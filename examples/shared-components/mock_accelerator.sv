==> flow/design.v <==
module mock_accelerator #(
    parameter DATA_WIDTH = 64,
    parameter COMPUTE_LATENCY = 5
)(
    input  logic                     aclk,
    input  logic                     aresetn,
    input  logic [DATA_WIDTH-1:0]     s_axis_tdata,
    input  logic                      s_axis_tvalid,
    output logic                      s_axis_tready,
    input  logic                      s_axis_tlast,
    input  logic[1:0]                 s_axis_tdest,
    output logic [DATA_WIDTH-1:0]     m_axis_tdata,
    output logic                      m_axis_tvalid,
    input  logic                      m_axis_tready,
    output logic                      m_axis_tlast,
    output logic[1:0]                 m_axis_tdest
);
    typedef enum logic [1:0] {
        RX_IDLE,
        RX_OP_A,
        RX_OP_B,
        RX_OPCODE
    } rx_state_t;
    typedef enum logic [1:0] {
        TX_IDLE,
        TX_WAIT,
        TX_SEND
    } tx_state_t;
    rx_state_t rx_state;
    tx_state_t tx_state;
    logic [DATA_WIDTH-1:0] op_a;
    logic [DATA_WIDTH-1:0] op_b;
    logic [DATA_WIDTH-1:0] result;
    logic [$clog2(COMPUTE_LATENCY+1)-1:0] compute_cnt;
        assign s_axis_tready = (rx_state != RX_OPCODE);
    always_ff @(posedge aclk) begin
        if (!aresetn) begin
            rx_state <= RX_IDLE;
        end else if (s_axis_tvalid && s_axis_tready) begin
            case (rx_state)
                RX_IDLE: begin
                    op_a     <= s_axis_tdata;
                    rx_state <= RX_OP_A;
                end
                RX_OP_A: begin
                    op_b     <= s_axis_tdata;
                    rx_state <= RX_OP_B;
                end
                RX_OP_B: begin
                    if (s_axis_tlast)
                        rx_state <= RX_IDLE;
                    else
                        rx_state <= RX_OPCODE;
                end
                RX_OPCODE: begin
                    if (s_axis_tlast)
                        rx_state <= RX_IDLE;
                end
            endcase
        end
    end
    always_ff @(posedge aclk) begin
        if (!aresetn) begin
            compute_cnt <= '0;
            tx_state    <= TX_IDLE;
        end else begin
            case (tx_state)
                TX_IDLE: begin
                    if (rx_state == RX_IDLE && compute_cnt == 0) begin
                        compute_cnt <= COMPUTE_LATENCY;
                        tx_state    <= TX_WAIT;
                    end
                end
                TX_WAIT: begin
                    if (compute_cnt != 0)
                        compute_cnt <= compute_cnt - 1;
                    else begin
                        result   <= op_a + op_b;
                        tx_state <= TX_SEND;
                    end
                end
                TX_SEND: begin
                    if (m_axis_tvalid && m_axis_tready)
                        tx_state <= TX_IDLE;
                end
            endcase
        end
    end
    assign m_axis_tvalid = 0; 
    assign m_axis_tdata  = result;
    assign m_axis_tlast  = 1'b1;
endmodule
# Tool chain data of mock_accelerator
# Tool output for the design above, in the order of the flow.
# Lines are those of the file above, counted from 1.
# Operators: Yosys type, input widths -> output width; for muxes data width and select width s.
# Library cell names are shortened.
# A cell with n/a has no value.
dict set report inputs {
  top {mock_accelerator}
  clock_port {aclk}
  cell_library {sky130hd}
  pvt_corner {tt_025C_1v80}
}

# Word-level counts
# Yosys after proc, flatten, opt, wreduce and memory -nomap, before mapping. Memory bits, and registers merged into a memory's read port (data or address), are not among the register bits. Print and check cells are not counted. Equal cells are merged and count once.
dict set report word_totals {
  register_bits 199
  in_bits 71
  out_inout_bits 69
  wordCells 41
}
dict set report classes {
  addsub 2
  equal 9
  n_mux 9
  logic 1
  reduce_and_logical 14
}
# op n
set op_table {}
lappend op_table {{$add 64x64->64} 1}
lappend op_table {{$reduce_and 3->1} 6}
lappend op_table {{$ne 2x2->1 const B} 5}
lappend op_table {{$pmux 2 s4} 1}
lappend op_table {{$mux 2} 4}
lappend op_table {{$pmux 3 s2} 1}
lappend op_table {{$mux 3} 2}
lappend op_table {{$eq 2x1->1 const B} 2}
lappend op_table {{$eq 2x2->1 const B} 2}
lappend op_table {{$logic_not 2->1} 2}
lappend op_table {{$reduce_bool 4->1} 1}
lappend op_table {{$pmux 2 s2} 1}
lappend op_table {{$sub 3x1->3 const B} 1}
lappend op_table {{$logic_not 3->1} 1}
lappend op_table {{$reduce_bool 3->1} 1}
lappend op_table {{$logic_and 1x1->1} 2}
lappend op_table {{$reduce_bool 2->1} 1}
lappend op_table {{$not 1->1} 1}

# Depth
# Depth = most cells in a row (Yosys ltp): at word level without a register or memory, in the mapped netlist without a sequential cell, where the memories' decode and read muxes count.
dict set report logic_depth {
  word_depth 4
  abc_area 0
  ltp_mapped 12
  mapped_depth_nobuf 12
}

# Netlist
# Yosys stat after the flow's synthesis: flattened, memories mapped to cells. It holds for the ABC_AREA given above (unset counts as 0); a run with the other value may have another netlist.
dict set report synth_totals {
  cell_count 808
  synth_area_um2 10196.0
  ff_cells 201
  buf_cells 34
}
# type n type_area_um2
set types {}
lappend types {edfxtp_1 192 5765.53}
lappend types {ha_1 65 813.28}
lappend types {xnor2_1 44 385.37}
lappend types {a21oi_1 72 360.346}
lappend types {a21o_1 35 262.752}
lappend types {nand2_1 50 187.68}
lappend types {dfxtp_1 9 180.173}
lappend types {nor2_1 45 168.912}
lappend types {o21ai_0 33 165.158}
lappend types {xor2_1 16 140.134}
lappend types {nand4_1 17 106.352}
lappend types {o21bai_1 12 90.086}
lappend types {a211oi_1 11 82.579}
lappend types {nand3_1 16 80.077}
lappend types {inv_1 21 78.826}
lappend types {a31oi_1 11 68.816}
lappend types {clkbuf_1 17 63.811}
lappend types {a211oi_2 5 62.56}
# Not listed: further types 55, cells in them 137.

# Timing after synthesis
# OpenSTA on the mapped netlist: ideal clock, no wires. The path of least setup slack (recovery checks aside). Input and output delay are each 20% of the period. Register names are those of the netlist, which keeps one name where synthesis merged equal registers.
dict set report synth_timing {
  path_type {register to register}
  startpoint {register op_a[0]}
  endpoint {register result[62]}
  period_ns 4.31
  setup_time_ns 0.257
  t_arrival_ns 2.902
  setup_slack_ns 1.151
  path_delay_ns 3.159
  driving_pins 13
  n_path_buf 0
  synth_period_reached_ns 3.159
}
# "path_delay_ns" = arrival - input delay + setup time.
# "driving_pins": output pins that drive a net of the path, with the launching flip-flop's if there is one; two outputs of one cell count as two.
# "synth_period_reached_ns" = period - worst setup slack (recovery checks aside). The figure is calculated, with input and output delays left at 20% of the set period.
# Between the ends stands the longest chain of elaborated cells between them, by number of cells; it is not shown to be the way that was timed. Of several equally long chains one is given.
# Each line given opens the expression or statement behind the cell; cells for indexed reads and writes are added by Yosys, which also makes memories of some case tables.
dict set report synth_via {
  path_cell_list {edfxtp_1 ha_1 fa_1 a211o_2 a211oi_2 o21ba_4 a21oi_2 o2111ai_2 a21oi_2 a211oi_2 o21ai_0 a21bo_1 xor2_1}
  elab_chain_len 1
  cone_cells 1
  lines_between 1
}
# element line_no
set synth_rtl {}
lappend synth_rtl {{start, declared} 31} ;# logic [DATA_WIDTH-1:0] op_a;
lappend synth_rtl {{start, assigned} 42} ;# op_a     <= s_axis_tdata;
lappend synth_rtl {{$add 64x64->64} 78} ;# result   <= op_a + op_b;
lappend synth_rtl {{end, assigned} 78}
lappend synth_rtl {{end, declared} 33} ;# logic [DATA_WIDTH-1:0] result;

# Worst path after layout
# From the final timing report of run A: the path of least setup slack in the routed layout; clock arrival at registers is part of the times.
dict set report layout_timing {
  path_type {register to register}
  startpoint {register op_b[0]}
  endpoint {register result[62]}
  period_ns 3.06
  setup_time_ns 0.25
  t_arrival_ns 3.45
  setup_slack_ns -0.15
  driving_pins 13
  n_path_buf 0
}
# Between the ends stands the longest chain of elaborated cells between them, by number of cells; it is not shown to be the way that was timed. Of several equally long chains one is given.
dict set report layout_via {
  path_cell_list {edfxtp_1 ha_2 fa_2 a211o_4 a211oi_4 o21ba_4 a21oi_4 o2111ai_4 a21oi_4 a211oi_4 o21ai_2 a21bo_1 xor2_1}
  elab_chain_len 1
  cone_cells 1
  lines_between 1
}
# element line_no
set layout_rtl {}
lappend layout_rtl {{start, declared} 32} ;# logic [DATA_WIDTH-1:0] op_b;
lappend layout_rtl {{start, assigned} 46} ;# op_b     <= s_axis_tdata;
lappend layout_rtl {{$add 64x64->64} 78} ;# result   <= op_a + op_b;
lappend layout_rtl {{end, assigned} 78}
lappend layout_rtl {{end, declared} 33} ;# logic [DATA_WIDTH-1:0] result;

Design mock_accelerator on sky130hd. What follows are 2 stored runs of the flow, each under its own settings; their order means nothing. The constraints put input and output delay at 20% of the set period each and load the outputs with 0.01 pF.
"clock_period_reached_ns" = clock period - worst setup slack. The figure is calculated, with input and output delays left at 20% of the set period.
By "timing.worst_path_ns" is meant the share of the clock period that the worst setup path is allowed (20% is reserved at inputs, 20% at outputs), minus its slack. Clock arrival times at its registers enter into it.
"power_total_w": no workload was simulated; the value follows from the tool's default switching activity.

# run A
==> flow/run.sh <==
#!/bin/bash
# the make line also repeats the synthesis and layout settings of config.mk as NAME=value (left out here)
make -C /OpenROAD-flow-scripts/flow DESIGN_CONFIG=/design/flow/config.mk WORK_HOME=/design/flow/orfs CLKGATE_MAP_FILE= finish
==> flow/config.mk <==
export PLATFORM = sky130hd
export DESIGN_NAME = mock_accelerator
export DESIGN_NICKNAME = mock_accelerator
export VERILOG_FILES = /design/flow/design.v
export SDC_FILE = /design/flow/constraint.sdc
export NUM_CORES = 4
export LEC_CHECK = 0
export CAP_MARGIN = 30
export CORE_MARGIN = 2
export CORE_UTILIZATION = 57
export GPL_ROUTABILITY_DRIVEN = 0
export GPL_TIMING_DRIVEN = 1
export PLACE_DENSITY_LB_ADDON = 0.23
export SLEW_MARGIN = 20
export TNS_END_PERCENT = 75
==> flow/constraint.sdc <==
create_clock -name core_clock -period 3.06 [get_ports {aclk}]
set_input_delay 0.6120 -clock core_clock [delete_from_list [all_inputs] [get_ports {aclk}]]
set_output_delay 0.6120 -clock core_clock [all_outputs]
set_load 0.01 [all_outputs]

==> run A: results <==
hold_worst_slack_ns=0.504
power_total_w=0.006621
final_stdcell_area_um2=13140.1
yosys_chip_area_um2=10196.0
design_die_area_um2=18973.7
utilization_pct=75.4
timing.worst_path_ns=3.21
worst_setup_path_type="register to register"
fin_tns_ns=-0.736
clock_period_reached_ns=3.206
setup_worst_slack_ns=-0.146

# run B
==> flow/run.sh <==
#!/bin/bash
# the make line also repeats the synthesis and layout settings of config.mk as NAME=value (left out here)
make -C /OpenROAD-flow-scripts/flow DESIGN_CONFIG=/design/flow/config.mk WORK_HOME=/design/flow/orfs CLKGATE_MAP_FILE= finish
==> flow/config.mk <==
export PLATFORM = sky130hd
export DESIGN_NAME = mock_accelerator
export DESIGN_NICKNAME = mock_accelerator
export VERILOG_FILES = /design/flow/design.v
export SDC_FILE = /design/flow/constraint.sdc
export NUM_CORES = 4
export LEC_CHECK = 0
export ABC_AREA = 0
export CAP_MARGIN = 20
export CORE_MARGIN = 2
export CORE_UTILIZATION = 68
export CTS_CLUSTER_DIAMETER = 380
export MIN_ROUTING_LAYER = met2
export PLACE_DENSITY_LB_ADDON = 0.06
export SLEW_MARGIN = 20
export TNS_END_PERCENT = 5
==> flow/constraint.sdc <==
create_clock -name core_clock -period 2.02 [get_ports {aclk}]
set_input_delay 0.4040 -clock core_clock [delete_from_list [all_inputs] [get_ports {aclk}]]
set_output_delay 0.4040 -clock core_clock [all_outputs]
set_load 0.01 [all_outputs]

==> run B: results <==
outcome="no results, clock tree synthesis failed with DPL-0033"
